==> flow/design.v <==
module lcd
(
	input clk_50,
	output lcd_rs,
	output lcd_rw,
	output lcd_e,
	output [3 : 0] lcd_d
);
reg 				init_flag 		= 1'b0;
reg	[19 : 0] init_counter 	= 20'h0;
reg				symbol_counter = 1'b0;
reg 	[11 : 0] delay_counter 	= 12'h0;
reg r_lcd_rs = 1'b1;
reg r_lcd_rw = 1'b0;
reg r_lcd_e = 1'b1;
reg [3 : 0] r_lcd_d = 4'h4;
assign lcd_rs = init_flag ? w_lcd_rs : r_lcd_rs;
assign lcd_rw = init_flag ? w_lcd_rw : r_lcd_rw;
assign lcd_e = init_flag ? w_lcd_e : r_lcd_e;
assign lcd_d = init_flag ? w_lcd_d : r_lcd_d;
always @(negedge clk_50)
begin
	r_lcd_rw <= 1'b1;
	r_lcd_rs <= 1'b0;
	if (init_counter < 20'd1015082)
		begin
			init_counter <= init_counter + 1'b1;
		end
	else
	begin
		init_flag <= 1'b0;
			if (symbol_counter == 1'b0) 
				begin
					symbol_counter <= 1'b1;
					r_lcd_d [3 : 0] <= ~(LCD_SYMBOL(4'h7) >> 4);
				end
			else
				if (symbol_counter == 1'b1)
					begin
						delay_counter <= delay_counter + 1'b1;
						if (delay_counter == 12'd2150)
							begin
								symbol_counter <= 1'b0;
								delay_counter <= 12'h0;
								r_lcd_d [3 : 0] <= ~(LCD_SYMBOL(4'h7));
							end
					end
	end
end
function [7 : 0] LCD_SYMBOL;
input [4 : 0] num_symbol;
begin
	case (num_symbol)
		4'h0 : LCD_SYMBOL = 8'b00110000;
		4'h1 : LCD_SYMBOL = 8'b00110001;
		4'h2 : LCD_SYMBOL = 8'b00110010;
		4'h3 : LCD_SYMBOL = 8'b00110011;
		4'h4 : LCD_SYMBOL = 8'b00110100;
		4'h5 : LCD_SYMBOL = 8'b00110101;
		4'h6 : LCD_SYMBOL = 8'b00110110;
		4'h7 : LCD_SYMBOL = 8'b00110111;
		4'h8 : LCD_SYMBOL = 8'b00111000;
		4'h9 : LCD_SYMBOL = 8'b00111001;
		4'ha : LCD_SYMBOL = 8'b01000001;
		4'hb : LCD_SYMBOL = 8'b01000010;
		4'hc : LCD_SYMBOL = 8'b01000011;
		4'hd : LCD_SYMBOL = 8'b01000100;
		4'he : LCD_SYMBOL = 8'b01000101;
		4'hf : LCD_SYMBOL = 8'b01000110;
	endcase
end
endfunction
lcd_init lcd_init (
.init_flag(init_flag),
.clk_50(clk_50),
.lcd_rs(w_lcd_rs),
.lcd_rw(w_lcd_rw),
.lcd_e(w_lcd_e),
.lcd_d(w_lcd_d)
);
endmodule
module lcd_init
(
	input init_flag,
	input clk_50,
	output lcd_rs,
	output lcd_rw,
	output lcd_e,
	output [3 : 0] lcd_d
);
reg [19 : 0] counter = 20'h0;
reg [5 : 0] init_counter = 6'h0;
reg r_lcd_rs = 1'b1;
reg r_lcd_rw = 1'b0;
reg r_lcd_e = 1'b1;
reg [3 : 0] r_lcd_d = 4'h4;
assign lcd_rs = r_lcd_rs;
assign lcd_rw = r_lcd_rw;
assign lcd_e = r_lcd_e;
assign lcd_d = r_lcd_d;
always @(posedge clk_50)
begin
if (init_flag)
	begin
		r_lcd_rs <= 1'b1;
		r_lcd_rw <= 1'b1;
		if (counter <= 19'd1015082)
			counter <= counter + 1'b1;
		if (counter == 19'd800000	||
			counter == 19'd1010000 ||
			counter == 19'd1015050)
				init_counter <= init_counter + 1'b1;
		if (counter >= 19'd1015051 && counter <= 19'd1015082 )
			init_counter <= init_counter + 1'b1;
		case (init_counter)
		6'd1: r_lcd_e <= 1'b0;
		6'd2: r_lcd_d <= 4'b1100;
		6'd3: r_lcd_e <= 1'b1; 
		6'd4: r_lcd_e <= 1'b0;
		6'd5: r_lcd_d <= 4'b1100;
		6'd6: r_lcd_e <= 1'b1;
		6'd7: r_lcd_e <= 1'b0; 
		6'd8: r_lcd_d <= 4'b1100;
		6'd9: r_lcd_e <= 1'b1;
		6'd10: r_lcd_e <= 1'b0; 
		6'd11: r_lcd_d <= 4'b1101;
		6'd12: r_lcd_e <= 1'b1;
		6'd13: r_lcd_e <= 1'b0; 
		6'd14: r_lcd_d <= 4'b1101;
		6'd15: r_lcd_e <= 1'b1;
		6'd16: r_lcd_e <= 1'b0; 
		6'd17: r_lcd_d <= 4'b1111;
		6'd18: r_lcd_e <= 1'b1;
		6'd19: r_lcd_e <= 1'b0; 
		6'd20: r_lcd_d <= 4'b1111;
		6'd21: r_lcd_e <= 1'b1;
		6'd22: r_lcd_e <= 1'b0; 
		6'd23: r_lcd_d <= 4'b0111;
		6'd24: r_lcd_e <= 1'b1;
		6'd25: r_lcd_e <= 1'b0; 
		6'd26: r_lcd_d <= 4'b1111;
		6'd27: r_lcd_e <= 1'b1;
		6'd28: r_lcd_e <= 1'b0; 
		6'd29: r_lcd_d <= 4'b1110;
		6'd30: r_lcd_e <= 1'b1;
		6'd31: r_lcd_e <= 1'b0; 
		6'd32: r_lcd_d <= 4'b1111;
		6'd33: r_lcd_e <= 1'b1;
		6'd34: r_lcd_e <= 1'b0; 
		6'd35: r_lcd_d <= 4'b0011;
		endcase
	end
end
endmodule
# From RTL to reports: lcd
# Tool output for the design above, in the order of the flow.
# Lines are those of the file above, counted from 1.
# Operators carry their Yosys type and port widths (W data, S select, Z words).
# A cell with -- has no value.
# design
top_module	lcd
clk_port	clk_50
lib	sky130hd
lib_corner	tt_025C_1v80

# After elaboration
# Counts by Yosys on the flattened word-level netlist (proc, flatten, opt, wreduce; memories kept). Register bits leave out memories and registers merged into their read ports (data or address). Print and check cells are left out. Cells with the same type and inputs are merged into one.
# classes
add_sub_neg	2
compare	1
equal	2
muxes	2
logic	2
reduce_logical	3
# op_table
operator	count
$add A20 B1 Y20 const B	1
$lt A20 B20 Y1 const B	1
$add A12 B1 Y12 const B	1
$eq A12 B12 Y1 const B	1
$reduce_and A2 Y1	2
$mux W3	1
$not A1 Y1	2
$ne A2 B1 Y1 const B	1
$reduce_or A2 Y1	1
$mux W1	1
# bits
reg_bits	37

# Longest topological paths
# Yosys ltp: most cells in a row. Word level: on the elaborated netlist, between registers, memories and ports. Mapped: between sequential cells and ports; inverters and the memories' decode and read muxes count.
# depth
depth_word	3
abc_area	0
mapped_depth	7

# After synthesis
# The flow's flattened synthesis, as Yosys stat reports it; memories are mapped. The netlist is that of the ABC_AREA named above (0 if unset); the other value can give another one.
# by_type
type	count
sky130_fd_sc_hd__edfxtp_1	35
sky130_fd_sc_hd__xnor2_1	15
sky130_fd_sc_hd__xor2_1	11
sky130_fd_sc_hd__nor2_1	16
sky130_fd_sc_hd__nand3_1	11
sky130_fd_sc_hd__nand4_1	7
sky130_fd_sc_hd__dfxtp_1	2
sky130_fd_sc_hd__ha_1	3
sky130_fd_sc_hd__nand2_1	10
sky130_fd_sc_hd__inv_1	7
sky130_fd_sc_hd__nor4b_4	1
sky130_fd_sc_hd__buf_4	3
sky130_fd_sc_hd__nand4_4	1
sky130_fd_sc_hd__nor4_4	1
sky130_fd_sc_hd__nor3_1	4
sky130_fd_sc_hd__and3_1	3
sky130_fd_sc_hd__and2_1	2
sky130_fd_sc_hd__mux2_2	1
# Other cell types: 16; their cells: 18.
# synth_totals
stdcells	151
mapped_area_um2	1846.8
seqArea_um2	1091.0
ffs	37
n_buf	6

# Measured results for lcd: 2 stored runs of the Yosys and OpenROAD flow on sky130hd. The settings differ; the order carries no meaning. The constraints put input and output delay at 20% of the set period each and load the outputs with 0.01 pF.
# Settings: n/a = not set for that run.
stored run	period_ns	CORE_UTILIZATION	SETUP_SLACK_MARGIN	PLACE_DENSITY_LB_ADDON	CORE_MARGIN	CELL_PAD_IN_SITES_DETAIL_PLACEMENT	ABC_AREA	CTS_CLUSTER_SIZE	CAP_MARGIN	SLEW_MARGIN	MIN_ROUTING_LAYER	TNS_END_PERCENT	GPL_ROUTABILITY_DRIVEN	synthArea_um2	die_um2	cell_area_final_um2	setup_worst_slack_ns	final_hold_ws_ns
flow run 1	4.25	55	0.66	0.25	7	1	0	87	5	35	met1	n/a	n/a	1846.8	5176.1	2098.3	0.329	0.590
flow run 2	3.46	59	n/a	0.12	2	1	1	86	20	20	met1	5	0	2001.9	3875.1	2273.4	0.055	0.578
